==> flow/design.v <==
module butterfly #(
    parameter WD = 12
)(
    input  signed [WD-1:0] din_a_re,
    input  signed [WD-1:0] din_a_im,
    input  signed [WD-1:0] din_b_re,
    input  signed [WD-1:0] din_b_im,
    output signed [WD-1:0] dout_a_re,
    output signed [WD-1:0] dout_a_im,
    output signed [WD-1:0] dout_b_re,
    output signed [WD-1:0] dout_b_im
);
    wire signed [WD:0] add_re, add_im, sub_re, sub_im;
    assign add_re = din_a_re + din_b_re;
    assign add_im = din_a_im + din_b_im;
    assign sub_re = din_a_re - din_b_re;
    assign sub_im = din_a_im - din_b_im;
    s_sat_13_12 sa0 (
        .din(add_re),
        .dout(dout_a_re)
    );
    s_sat_13_12 sa1 (
        .din(add_im),
        .dout(dout_a_im)
    );
    s_sat_13_12 sa2 (
        .din(sub_re),
        .dout(dout_b_re)
    );
    s_sat_13_12 sa3 (
        .din(sub_im),
        .dout(dout_b_im)
    );
endmodule
module fft_16 #(
    parameter WD = 12,
    parameter WNRD = 9
)(
    input                  clk,
    input                  rst_n,
    input                  en,
    input  signed [WD-1:0] sin_re,
    input  signed [WD-1:0] sin_im,
    output signed [WD-1:0] sout_re,
    output signed [WD-1:0] sout_im
);
    localparam W16_1_RE = 9'b011101100;
    localparam W16_1_IM = 9'b110011110;
    localparam W16_2_RE = 9'b010110101;
    localparam W16_2_IM = 9'b101001010;
    localparam W16_3_RE = 9'b001100001;
    localparam W16_3_IM = 9'b100010011;
    localparam W16_4_RE = 9'b000000000;
    localparam W16_4_IM = 9'b100000000;
    localparam W16_5_RE = 9'b110011110;
    localparam W16_5_IM = 9'b100010011;
    localparam W16_6_RE = 9'b101001010;
    localparam W16_6_IM = 9'b101001010;
    localparam W16_7_RE = 9'b100010011;
    localparam W16_7_IM = 9'b110011110;
    reg [3:0] count;
    reg  signed [WNRD-1:0] w1_re, w1_im, w2_re, w2_im;
    wire signed [WNRD-1:0] w3_re, w3_im;
    reg  signed [WD-1:0] d1_re [0:7];
    reg  signed [WD-1:0] d1_im [0:7];
    wire signed [WD-1:0] bf1_a_re;
    wire signed [WD-1:0] bf1_a_im;
    wire signed [WD-1:0] bf1_b_re;
    wire signed [WD-1:0] bf1_b_im;
    wire signed [WD-1:0] mux1_a_re;
    wire signed [WD-1:0] mux1_a_im;
    wire signed [WD-1:0] mux1_b_re;
    wire signed [WD-1:0] mux1_b_im;
    wire signed [WD-1:0] tf1_re;
    wire signed [WD-1:0] tf1_im;
    wire signed [WD-1:0] mux1_out_re;
    wire signed [WD-1:0] mux1_out_im;
    reg signed  [WD-1:0] stage1_out_re;
    reg signed  [WD-1:0] stage1_out_im;
    reg  signed [WD-1:0] d2_re [0:3];
    reg  signed [WD-1:0] d2_im [0:3];
    wire signed [WD-1:0] bf2_a_re;
    wire signed [WD-1:0] bf2_a_im;
    wire signed [WD-1:0] bf2_b_re;
    wire signed [WD-1:0] bf2_b_im;
    wire signed [WD-1:0] mux2_a_re;
    wire signed [WD-1:0] mux2_a_im;
    wire signed [WD-1:0] mux2_b_re;
    wire signed [WD-1:0] mux2_b_im;
    wire signed [WD-1:0] tf2_re;
    wire signed [WD-1:0] tf2_im;
    wire signed [WD-1:0] mux2_out_re;
    wire signed [WD-1:0] mux2_out_im;
    reg signed  [WD-1:0] stage2_out_re;
    reg signed  [WD-1:0] stage2_out_im;
    reg  signed [WD-1:0] d3_re [0:1];
    reg  signed [WD-1:0] d3_im [0:1];
    wire signed [WD-1:0] bf3_a_re;
    wire signed [WD-1:0] bf3_a_im;
    wire signed [WD-1:0] bf3_b_re;
    wire signed [WD-1:0] bf3_b_im;
    wire signed [WD-1:0] mux3_a_re;
    wire signed [WD-1:0] mux3_a_im;
    wire signed [WD-1:0] mux3_b_re;
    wire signed [WD-1:0] mux3_b_im;
    wire signed [WD-1:0] tf3_re;
    wire signed [WD-1:0] tf3_im;
    wire signed [WD-1:0] mux3_out_re;
    wire signed [WD-1:0] mux3_out_im;
    reg signed  [WD-1:0] stage3_out_re;
    reg signed  [WD-1:0] stage3_out_im;
    reg  signed [WD-1:0] d4_re;
    reg  signed [WD-1:0] d4_im;
    wire signed [WD-1:0] bf4_a_re;
    wire signed [WD-1:0] bf4_a_im;
    wire signed [WD-1:0] bf4_b_re;
    wire signed [WD-1:0] bf4_b_im;
    wire signed [WD-1:0] mux4_a_re;
    wire signed [WD-1:0] mux4_a_im;
    wire signed [WD-1:0] mux4_b_re;
    wire signed [WD-1:0] mux4_b_im;
    reg signed  [WD-1:0] stage4_out_re;
    reg signed  [WD-1:0] stage4_out_im;
    always @(posedge clk) begin
        if (!rst_n)
            count <= 4'd0;
        else if (en)
            count <= count + 1'b1;
        else
            count <= 4'd0;
    end
    assign mux1_a_re = (count[3])? bf1_a_re : d1_re[7];
    assign mux1_a_im = (count[3])? bf1_a_im : d1_im[7];
    assign mux1_b_re = (count[3])? bf1_b_re : sin_re;
    assign mux1_b_im = (count[3])? bf1_b_im : sin_im;
    assign mux1_out_re = ((count > 4'd0) & (count < 4'd8))? tf1_re : mux1_a_re;      
    assign mux1_out_im = ((count > 4'd0) & (count < 4'd8))? tf1_im : mux1_a_im;
    always @(*) begin
        w1_re <= W16_1_RE;
        w1_im <= W16_1_IM;
        case(count)
            4'd2: begin
                w1_re <= W16_2_RE;
                w1_im <= W16_2_IM;
            end
            4'd3: begin
                w1_re <= W16_3_RE;
                w1_im <= W16_3_IM;
            end
            4'd4: begin
                w1_re <= W16_4_RE;
                w1_im <= W16_4_IM;
            end
            4'd5: begin
                w1_re <= W16_5_RE;
                w1_im <= W16_5_IM;
            end
            4'd6: begin
                w1_re <= W16_6_RE;
                w1_im <= W16_6_IM;
            end
            4'd7: begin
                w1_re <= W16_7_RE;
                w1_im <= W16_7_IM;
            end
            default: begin
                w1_re <= W16_1_RE;
                w1_im <= W16_1_IM;
            end
        endcase
    end
    assign mux2_a_re = ((count == 0) | (count > 12) | (count > 4 & count < 9))? bf2_a_re : d2_re[3];
    assign mux2_a_im = ((count == 0) | (count > 12) | (count > 4 & count < 9))? bf2_a_im : d2_im[3];
    assign mux2_b_re = ((count == 0) | (count > 12) | (count > 4 & count < 9))? bf2_b_re : stage1_out_re;
    assign mux2_b_im = ((count == 0) | (count > 12) | (count > 4 & count < 9))? bf2_b_im : stage1_out_im;
    assign mux2_out_re = ((count > 1 & count < 5) | (count > 9 & count < 13))? tf2_re : mux2_a_re;
    assign mux2_out_im = ((count > 1 & count < 5) | (count > 9 & count < 13))? tf2_im : mux2_a_im;
    always @(*) begin
        w2_re <= W16_2_RE;
        w2_im <= W16_2_IM;
        case(count)
            4'd3: begin
                w2_re <= W16_4_RE;
                w2_im <= W16_4_IM;
            end
            4'd4: begin
                w2_re <= W16_6_RE;
                w2_im <= W16_6_IM;
            end
            4'd11: begin
                w2_re <= W16_4_RE;
                w2_im <= W16_4_IM;
            end
            4'd12: begin
                w2_re <= W16_6_RE;
                w2_im <= W16_6_IM;
            end
            default: begin
                w2_re <= W16_2_RE;
                w2_im <= W16_2_IM;
            end
        endcase
    end
    assign mux3_a_re = (~count[1])?
                        bf3_a_re : d3_re[1];
    assign mux3_a_im = (~count[1])?
                        bf3_a_im : d3_im[1];
    assign mux3_b_re = (~count[1])?
                        bf3_b_re : stage2_out_re;
    assign mux3_b_im = (~count[1])?
                        bf3_b_im : stage2_out_im;
    assign mux3_out_re = ((count==3) | (count==7) | (count==11) | (count==15))? tf3_re : mux3_a_re;
    assign mux3_out_im = ((count==3) | (count==7) | (count==11) | (count==15))? tf3_im : mux3_a_im;
    assign w3_re = W16_4_RE;
    assign w3_im = W16_4_IM;
    assign mux4_a_re = (~count[0])? bf4_a_re : d4_re;
    assign mux4_a_im = (~count[0])? bf4_a_im : d4_im;
    assign mux4_b_re = (~count[0])? bf4_b_re : stage3_out_re;
    assign mux4_b_im = (~count[0])? bf4_b_im : stage3_out_im;
    always @(posedge clk) begin
        if (!rst_n) begin
            d1_re[0] <= 12'd0;
            d1_im[0] <= 12'd0;
            d1_re[1] <= 12'd0;
            d1_im[1] <= 12'd0;
            d1_re[2] <= 12'd0;
            d1_im[2] <= 12'd0;
            d1_re[3] <= 12'd0;
            d1_im[3] <= 12'd0;
            d1_re[4] <= 12'd0;
            d1_im[4] <= 12'd0;
            d1_re[5] <= 12'd0;
            d1_im[5] <= 12'd0;
            d1_re[6] <= 12'd0;
            d1_im[6] <= 12'd0;
            d1_re[7] <= 12'd0;
            d1_im[7] <= 12'd0;
        end
        else begin
            d1_re[0] <= mux1_b_re;
            d1_im[0] <= mux1_b_im;
            d1_re[1] <= d1_re[0];
            d1_im[1] <= d1_im[0];
            d1_re[2] <= d1_re[1];
            d1_im[2] <= d1_im[1];
            d1_re[3] <= d1_re[2];
            d1_im[3] <= d1_im[2];
            d1_re[4] <= d1_re[3];
            d1_im[4] <= d1_im[3];
            d1_re[5] <= d1_re[4];
            d1_im[5] <= d1_im[4];
            d1_re[6] <= d1_re[5];
            d1_im[6] <= d1_im[5];
            d1_re[7] <= d1_re[6];
            d1_im[7] <= d1_im[6];
        end
    end
    butterfly bf1
    (
    .din_a_re   (d1_re[7]),
    .din_a_im   (d1_im[7]),
    .din_b_re   (sin_re),
    .din_b_im   (sin_im),
    .dout_a_re  (bf1_a_re),
    .dout_a_im  (bf1_a_im),
    .dout_b_re  (bf1_b_re),
    .dout_b_im  (bf1_b_im)
    );
    tf_multi tf1
    (
    .din_re     (mux1_a_re),
    .din_im     (mux1_a_im),
    .wnr_re     (w1_re),
    .wnr_im     (w1_im),
    .dout_re    (tf1_re),
    .dout_im    (tf1_im)
    );
    always @(posedge clk) begin
        if (!rst_n) begin
            stage1_out_re <= 12'd0;
            stage1_out_im <= 12'd0;
        end
        else begin
            stage1_out_re <= mux1_out_re;
            stage1_out_im <= mux1_out_im;
        end
    end
    always @(posedge clk) begin
        if (!rst_n) begin
            d2_re[0] <= 12'd0;
            d2_im[0] <= 12'd0;
            d2_re[1] <= 12'd0;
            d2_im[1] <= 12'd0;
            d2_re[2] <= 12'd0;
            d2_im[2] <= 12'd0;
            d2_re[3] <= 12'd0;
            d2_im[3] <= 12'd0;
        end
        else begin
            d2_re[0] <= mux2_b_re;
            d2_im[0] <= mux2_b_im;
            d2_re[1] <= d2_re[0];
            d2_im[1] <= d2_im[0];
            d2_re[2] <= d2_re[1];
            d2_im[2] <= d2_im[1];
            d2_re[3] <= d2_re[2];
            d2_im[3] <= d2_im[2];
        end
    end
    butterfly bf2
    (
    .din_a_re   (d2_re[3]),
    .din_a_im   (d2_im[3]),
    .din_b_re   (stage1_out_re),
    .din_b_im   (stage1_out_im),
    .dout_a_re  (bf2_a_re),
    .dout_a_im  (bf2_a_im),
    .dout_b_re  (bf2_b_re),
    .dout_b_im  (bf2_b_im)
    );
    tf_multi tf2
    (
    .din_re     (mux2_a_re),
    .din_im     (mux2_a_im),
    .wnr_re     (w2_re),
    .wnr_im     (w2_im),
    .dout_re    (tf2_re),
    .dout_im    (tf2_im)
    );
    always @(posedge clk) begin
        if (!rst_n) begin
            stage2_out_re <= 12'd0;
            stage2_out_im <= 12'd0;
        end
        else begin
            stage2_out_re <= mux2_out_re;
            stage2_out_im <= mux2_out_im;
        end
    end
    always @(posedge clk) begin
        if (!rst_n) begin
            d3_re[0] <= 12'd0;
            d3_im[0] <= 12'd0;
            d3_re[1] <= 12'd0;
            d3_im[1] <= 12'd0;
        end
        else begin
            d3_re[0] <= mux3_b_re;
            d3_im[0] <= mux3_b_im;
            d3_re[1] <= d3_re[0];
            d3_im[1] <= d3_im[0];
        end
    end
    butterfly bf3
    (
    .din_a_re   (d3_re[1]),
    .din_a_im   (d3_im[1]),
    .din_b_re   (stage2_out_re),
    .din_b_im   (stage2_out_im),
    .dout_a_re  (bf3_a_re),
    .dout_a_im  (bf3_a_im),
    .dout_b_re  (bf3_b_re),
    .dout_b_im  (bf3_b_im)
    );
    tf_multi tf3
    (
    .din_re     (mux3_a_re),
    .din_im     (mux3_a_im),
    .wnr_re     (w3_re),
    .wnr_im     (w3_im),
    .dout_re    (tf3_re),
    .dout_im    (tf3_im)
    );
    always @(posedge clk) begin
        if (!rst_n) begin
            stage3_out_re <= 12'd0;
            stage3_out_im <= 12'd0;
        end
        else begin
            stage3_out_re <= mux3_out_re;
            stage3_out_im <= mux3_out_im;
        end
    end
    always @(posedge clk) begin
        if (!rst_n) begin
            d4_re <= 12'd0;
            d4_im <= 12'd0;
        end
        else begin
            d4_re <= mux4_b_re;
            d4_im <= mux4_b_im;
        end
    end
    butterfly bf4
    (
    .din_a_re   (d4_re),
    .din_a_im   (d4_im),
    .din_b_re   (stage3_out_re),
    .din_b_im   (stage3_out_im),
    .dout_a_re  (bf4_a_re),
    .dout_a_im  (bf4_a_im),
    .dout_b_re  (bf4_b_re),
    .dout_b_im  (bf4_b_im)
    );
    always @(posedge clk) begin
        if (!rst_n) begin
            stage4_out_re <= 12'd0;
            stage4_out_im <= 12'd0;
        end
        else begin
            stage4_out_re <= mux4_a_re;
            stage4_out_im <= mux4_a_im;
        end
    end
    assign sout_re = stage4_out_re;
    assign sout_im = stage4_out_im;
endmodule
module s_sat_13_12 #(
    parameter   WIN  = 13,
    parameter   WOUT = 12
)(
    input  signed     [WIN-1:0]  din,
    output reg signed [WOUT-1:0] dout
);
always  @(*) begin
    if ((din[WIN-1] == 1'b1) && (din[WIN-2:WOUT-1] != { {WIN-WOUT}{1'b1} })) begin
        dout = {1'b1,{{WOUT-1}{1'b0}}};
    end
    else if ((din[WIN-1] == 1'b0) && (din[WIN-2:WOUT-1] != { {WIN-WOUT}{1'b0} })) begin
        dout = {1'b0,{{WOUT-1}{1'b1}}};
    end
    else begin
        dout = din[WOUT-1:0];
    end
end
endmodule
module s_sat_22_12 #(
    parameter   WIN  = 22,
    parameter   WOUT = 12
)(
    input  signed     [WIN-1:0]  din,
    output reg signed [WOUT-1:0] dout
);
always  @(*) begin
    if ((din[WIN-1] == 1'b1) && (din[WIN-2:WIN-3] != { 2{1'b1} })) begin
        dout = {1'b1,{{WOUT-1}{1'b0}}};
    end
    else if ((din[WIN-1] == 1'b0) && (din[WIN-2:WIN-3] != { 2{1'b0} })) begin
        dout = {1'b0,{{WOUT-1}{1'b1}}};
    end
    else begin
        dout = din[19:8];
    end
end
endmodule
module tf_multi #(
    parameter WD   = 12,
    parameter WNRD = 9
)(
    input  signed [WD-1:0]   din_re,
    input  signed [WD-1:0]   din_im,
    input  signed [WNRD-1:0] wnr_re,
    input  signed [WNRD-1:0] wnr_im,
    output signed [WD-1:0]   dout_re,
    output signed [WD-1:0]   dout_im
);
    wire signed [WD+WNRD-1:0] m0, m1, m2, m3;
    assign m0 = din_re * wnr_re;
    assign m1 = din_im * wnr_im;
    assign m2 = din_re * wnr_im;
    assign m3 = din_im * wnr_re;
    wire signed [WD+WNRD:0] s0, s1;
    assign s0 = m0 - m1;     
    assign s1 = m2 + m3;     
    s_sat_22_12 sat0
    (
        .din(s0),
        .dout(dout_re)
    );
    s_sat_22_12 sat1
    (
        .din(s1),
        .dout(dout_im)
    );
endmodule
# == Tool chain data of fft_16 ==
# What the tools print for fft_16, step after step.
# Lines are those of the file above, counted from 1.
# Operators carry their Yosys type and port widths (W data, S select, Z words).
# Library cell names are shortened.
# The mark n/a stands for no value.
# inputs
design,fft_16
clock,clk
cell_library,sky130hd
corner,tt_025C_1v80

# == Word level ==
# Yosys after proc, flatten, opt, wreduce and memory -nomap, before mapping. Enables and synchronous resets that opt folds into registers are not counted as muxes. Print and check cells are not counted. Equal cells are merged and count once.
# bits
regBits,460
in_bits,27
output_inout_bits,24
word_cells,269
# op_classes
n_addsub,24
mul,8
n_cmp,9
n_eq,15
mux,70
logic,48
n_reduce_logical,56
# op_table
operator,count
$mul A12 B9 Y21,8
$mux W12,66
$add A12 B12 Y13,8
$sub A12 B12 Y13,8
$pmux W9 S6,1
$logic_and A1 B1 Y1,44
$add A21 B21 Y22,2
$sub A21 B21 Y22,2
$not A1 Y1,38
$neg A12 Y13,2
$pmux W8 S3,1
$sub A1 B21 Y22 const A,1
$pmux W9 S2,1
$eq A4 B3 Y1 const B,4
$ne A2 B2 Y1 const B,6
$reduce_bool A2 Y1,6
$lt A4 B4 Y1 const B,3
$eq A4 B4 Y1 const B,3
$reduce_or A2 Y1,4
$gt A4 B1 Y1 const B,2
$eq A4 B2 Y1 const B,2
$gt A4 B4 Y1 const B,2
$mux W7,1
$or A1 B1 Y1,6
$and A1 B1 Y1,4
$add A4 B1 Y4 const B,1
$gt A4 B3 Y1 const B,1
$lt A4 B3 Y1 const B,1
# Other operator kinds: 2; their cells: 2.

# == Longest topological paths ==
# Depth = most cells in a row (Yosys ltp): at word level without a register or memory, in the mapped netlist without a sequential cell, where the memories' decode and read muxes count.
# logic_depth
word_depth,13
ABC_AREA,0
ltp_mapped,42
ltp_nobuf,41

# == After synthesis ==
# The flow's flattened synthesis, as Yosys stat reports it; memories are mapped. The netlist is that of the ABC_AREA named above (0 if unset); the other value can give another one.
# Totals and module areas in this step are rounded.
# synth_totals
cell_count,5776
area_um2,51800
seq_area_um2,9210
ff_cells,460
buf_cells,229
# types
cell,count,area_total_um2
fa_1,718,1.44E+04
dfxtp_1,460,9.21E+03
ha_1,575,7194.4
inv_1,1058,3.97E+03
a21oi_1,364,1.82E+03
and2_1,284,1.78E+03
xnor2_1,191,1.67E+03
nor2_1,442,1.66E+03
o21ai_0,273,1366.31
nand2_1,267,1E+03
clkbuf_1,213,799.517
nand2b_1,95,594.32
xor2_1,61,534.262
maj3_1,49,490.47
a221oi_1,53,464.195
a211oi_1,46,345.331
o22ai_1,49,306.544
o21bai_1,40,300.288
# Not listed: further types 79, cells in them 538.
# By module: a second synthesis without flattening, with its own total; a netlist apart from the flattened one above.
# hier_totals
hier_cells,8882
hier_area_um2,80600
# Each row is one instance without its submodules.
# modules
mod,n_inst,cells,area_um2,seq_area_um2
tf_multi,3,1815,16900,0.0
fft_16,1,1553,16300,9210
butterfly,4,351,2490,0.0
s_sat_13_12,16,15,146,0.0
s_sat_22_12,6,40,248,0.0

# == Worst setup path after synthesis ==
# Source: OpenSTA report_checks on the synthesized netlist (no wires, ideal clock, input and output delay 20% of the period each), path of least setup slack; recovery checks are left aside. Register names are those of the netlist, which keeps one name where synthesis merged equal registers.
# synth_timing
kind,input port to flip-flop
from,input sin_re[0]
to,register stage1_out_im[10]
period_ns,12.7
input_delay_ns,2.540
setup_time_ns,0.076
t_first_pin_ns,2.540
t_arrival_ns,11.489
t_required_ns,12.624
setup_slack_ns,1.135
delay_ns,9.025
driving_pins,38
path_buffers,2
synth_period_reached_ns,11.565
# "delay_ns" = arrival - input delay + setup time.
# "driving_pins": output pins that drive a net of the path, with the launching flip-flop's if there is one; two outputs of one cell count as two.
# "synth_period_reached_ns" = period - worst setup slack (recovery checks aside). The figure is calculated, with input and output delays left at 20% of the set period.
# The rows between start and end are the longest chain of elaborated cells between them; the timing report does not say that the signal goes this way. Where chains are equally long, one stands for them.
# Each line given opens the expression or statement behind the cell; cells for indexed reads and writes are added by Yosys, which also makes memories of some case tables.
# synth_via
cell_sequence,ha_1 -> fa_1 -> nand2b_1 -> a21oi_1 -> o21ai_0 -> a21oi_1 -> o21ai_0 -> a21oi_1 -> or3_1 -> a21oi_1 -> or2_2 -> a22oi_1 -> maj3_1 -> mux2i_1 -> clkbuf_1 -> nor2_1 -> fa_1 -> fa_1 -> (+2 left out) -> fa_1 -> inv_1 -> fa_1 -> fa_1 -> inv_1 -> fa_1 -> inv_1 -> ha_1 -> o41a_1 -> a31o_2 -> a21o_1 -> a31o_2 -> a21oi_1 -> xnor2_1 -> a21oi_1 -> or2_2 -> clkbuf_1 -> o22ai_1
elab_chain_len,13
cells_between,18
lines_between,9
cone_classes,add/sub: 2; mul: 1; eq/ne: 1; mux: 6; logic: 3; reduce/logical: 5
# synth_rtl
item,line_no,rtl
"start, declared",42,"input  signed [WD-1:0] sin_re,"
$add A12 B12 Y13,14,assign add_re = din_a_re + din_b_re;
$not A1 Y1,429,else if ((din[WIN-1] == 1'b0) && (din[WIN-2:WOUT-1] != { {WIN-WOUT}{1'b0} })) begin
$logic_and A1 B1 Y1,429,
$mux W12,429,
$mux W12,426,if ((din[WIN-1] == 1'b1) && (din[WIN-2:WOUT-1] != { {WIN-WOUT}{1'b1} })) begin
$mux W12,132,assign mux1_a_re = (count[3])? bf1_a_re : d1_re[7];
$mul A12 B9 Y21,470,assign m2 = din_re * wnr_im;
$add A21 B21 Y22,474,assign s1 = m2 + m3;
$not A1 Y1,448,else if ((din[WIN-1] == 1'b0) && (din[WIN-2:WIN-3] != { 2{1'b0} })) begin
$logic_and A1 B1 Y1,448,
$mux W12,448,
$mux W12,445,if ((din[WIN-1] == 1'b1) && (din[WIN-2:WIN-3] != { 2{1'b1} })) begin
$mux W12,137,assign mux1_out_im = ((count > 4'd0) & (count < 4'd8))? tf1_im : mux1_a_im;
"end, assigned",281,stage1_out_im <= 12'd0;
"end, assigned",285,stage1_out_im <= mux1_out_im;
"end, declared",79,reg signed  [WD-1:0] stage1_out_im;

# == Path in the finished layout ==
# From the final timing report of run A: the path of least setup slack in the routed layout; clock arrival at registers is part of the times.
# layout_timing
kind,input port to flip-flop
from,input sin_re[1]
to,register stage1_out_im[9]
period_ns,12.5
input_delay_ns,2.50
setup_time_ns,0.16
t_first_pin_ns,2.50
t_arrival_ns,11.89
t_required_ns,13.05
setup_slack_ns,1.16
driving_pins,41
path_buffers,5
# The rows between start and end are the longest chain of elaborated cells between them; the timing report does not say that the signal goes this way. Where chains are equally long, one stands for them.
# layout_via
cell_sequence,buf_12 -> inv_6 -> ha_4 -> inv_2 -> a21oi_2 -> o21a_1 -> o21bai_1 -> a21oi_2 -> o21bai_1 -> a211oi_2 -> nor3_2 -> o41a_1 -> buf_6 -> xnor2_4 -> maj3_2 -> mux2i_4 -> buf_12 -> buf_12 -> (+5 left out) -> fa_1 -> inv_1 -> fa_1 -> fa_1 -> inv_2 -> fa_1 -> inv_2 -> ha_4 -> o41a_1 -> a31o_4 -> a21o_1 -> a31o_4 -> a21oi_4 -> xnor2_2 -> a21oi_4 -> or2_4 -> clkbuf_16 -> o22ai_4
elab_chain_len,13
cells_between,18
lines_between,9
cone_classes,add/sub: 2; mul: 1; eq/ne: 1; mux: 6; logic: 3; reduce/logical: 5
# layout_rtl
item,line_no,rtl
"start, declared",42,"input  signed [WD-1:0] sin_re,"
$add A12 B12 Y13,14,assign add_re = din_a_re + din_b_re;
$not A1 Y1,429,else if ((din[WIN-1] == 1'b0) && (din[WIN-2:WOUT-1] != { {WIN-WOUT}{1'b0} })) begin
$logic_and A1 B1 Y1,429,
$mux W12,429,
$mux W12,426,if ((din[WIN-1] == 1'b1) && (din[WIN-2:WOUT-1] != { {WIN-WOUT}{1'b1} })) begin
$mux W12,132,assign mux1_a_re = (count[3])? bf1_a_re : d1_re[7];
$mul A12 B9 Y21,470,assign m2 = din_re * wnr_im;
$add A21 B21 Y22,474,assign s1 = m2 + m3;
$not A1 Y1,448,else if ((din[WIN-1] == 1'b0) && (din[WIN-2:WIN-3] != { 2{1'b0} })) begin
$logic_and A1 B1 Y1,448,
$mux W12,448,
$mux W12,445,if ((din[WIN-1] == 1'b1) && (din[WIN-2:WIN-3] != { 2{1'b1} })) begin
$mux W12,137,assign mux1_out_im = ((count > 4'd0) & (count < 4'd8))? tf1_im : mux1_a_im;
"end, assigned",281,stage1_out_im <= 12'd0;
"end, assigned",285,stage1_out_im <= mux1_out_im;
"end, declared",79,reg signed  [WD-1:0] stage1_out_im;

Hand-over note for fft_16

Top module fft_16; platform sky130hd; tools Yosys and OpenROAD; 2 stored runs in no particular order. Input and output delays are each 20% of the period that was set; the output load is 0.01 pF.
"timing.achieved_period_ns" is the run's clock period less its worst setup slack. It is reckoned from that one timing run; input and output delays stay at 20% of the period that was set.
"worst_path_time_ns" = time allowed to the worst setup path (clock period - input delay - output delay, where it has them) - its slack; a late launch clock adds to it, a late capture clock takes from it.
Measured values are rounded.

Run A, flow files:
==> flow/run.sh <==
#!/bin/bash
# the make line also repeats the synthesis and layout settings of config.mk as NAME=value (left out here)
make -C /OpenROAD-flow-scripts/flow DESIGN_CONFIG=/design/flow/config.mk WORK_HOME=/design/flow/orfs CLKGATE_MAP_FILE= finish
==> flow/config.mk <==
export PLATFORM = sky130hd
export DESIGN_NAME = fft_16
export DESIGN_NICKNAME = fft_16
export VERILOG_FILES = /design/flow/design.v
export SDC_FILE = /design/flow/constraint.sdc
export NUM_CORES = 4
export LEC_CHECK = 0
export CAP_MARGIN = 20
export CELL_PAD_IN_SITES_DETAIL_PLACEMENT = 0
export CELL_PAD_IN_SITES_GLOBAL_PLACEMENT = 2
export CORE_MARGIN = 8
export CORE_UTILIZATION = 20
export GPL_ROUTABILITY_DRIVEN = 1
export GPL_TIMING_DRIVEN = 0
export HOLD_SLACK_MARGIN = 0.26
export MIN_ROUTING_LAYER = met2
export PLACE_DENSITY_LB_ADDON = 0.21
export SETUP_SLACK_MARGIN = 1.93
export SLEW_MARGIN = 10
export TNS_END_PERCENT = 25
==> flow/constraint.sdc <==
create_clock -name core_clock -period 12.5 [get_ports {clk}]
set_input_delay 2.5000 -clock core_clock [delete_from_list [all_inputs] [get_ports {clk}]]
set_output_delay 2.5000 -clock core_clock [all_outputs]
set_load 0.01 [all_outputs]

==> results of run A, as CSV <==
result,value
synth_chip_area_um2,51800
design.die.area_um2,276000
stdcell_area_um2,62500
fin_util_pct,24.2
setup_worst_slack_ns,1.16
total_negative_slack_ns,0.000
ws_hold_ns,0.420
timing.achieved_period_ns,11.344
worst_path_time_ns,8.84
critical_path_type,"input port to flip-flop"

Run B, flow files:
==> flow/run.sh <==
#!/bin/bash
# the make line also repeats the synthesis and layout settings of config.mk as NAME=value (left out here)
make -C /OpenROAD-flow-scripts/flow DESIGN_CONFIG=/design/flow/config.mk WORK_HOME=/design/flow/orfs CLKGATE_MAP_FILE= finish
==> flow/config.mk <==
export PLATFORM = sky130hd
export DESIGN_NAME = fft_16
export DESIGN_NICKNAME = fft_16
export VERILOG_FILES = /design/flow/design.v
export SDC_FILE = /design/flow/constraint.sdc
export NUM_CORES = 4
export LEC_CHECK = 0
export CAP_MARGIN = 20
export CORE_MARGIN = 2
export CORE_UTILIZATION = 60
export SLEW_MARGIN = 20
==> flow/constraint.sdc <==
create_clock -name core_clock -period 13.7 [get_ports {clk}]
set_input_delay 2.7400 -clock core_clock [delete_from_list [all_inputs] [get_ports {clk}]]
set_output_delay 2.7400 -clock core_clock [all_outputs]
set_load 0.01 [all_outputs]

==> results of run B, as CSV <==
result,value
synth_chip_area_um2,51800
design.die.area_um2,88800
stdcell_area_um2,55600
fin_util_pct,65.0
setup_worst_slack_ns,0.775
total_negative_slack_ns,0.000
ws_hold_ns,0.408
timing.achieved_period_ns,12.925
worst_path_time_ns,10.19
critical_path_type,"input port to flip-flop"

End of note.
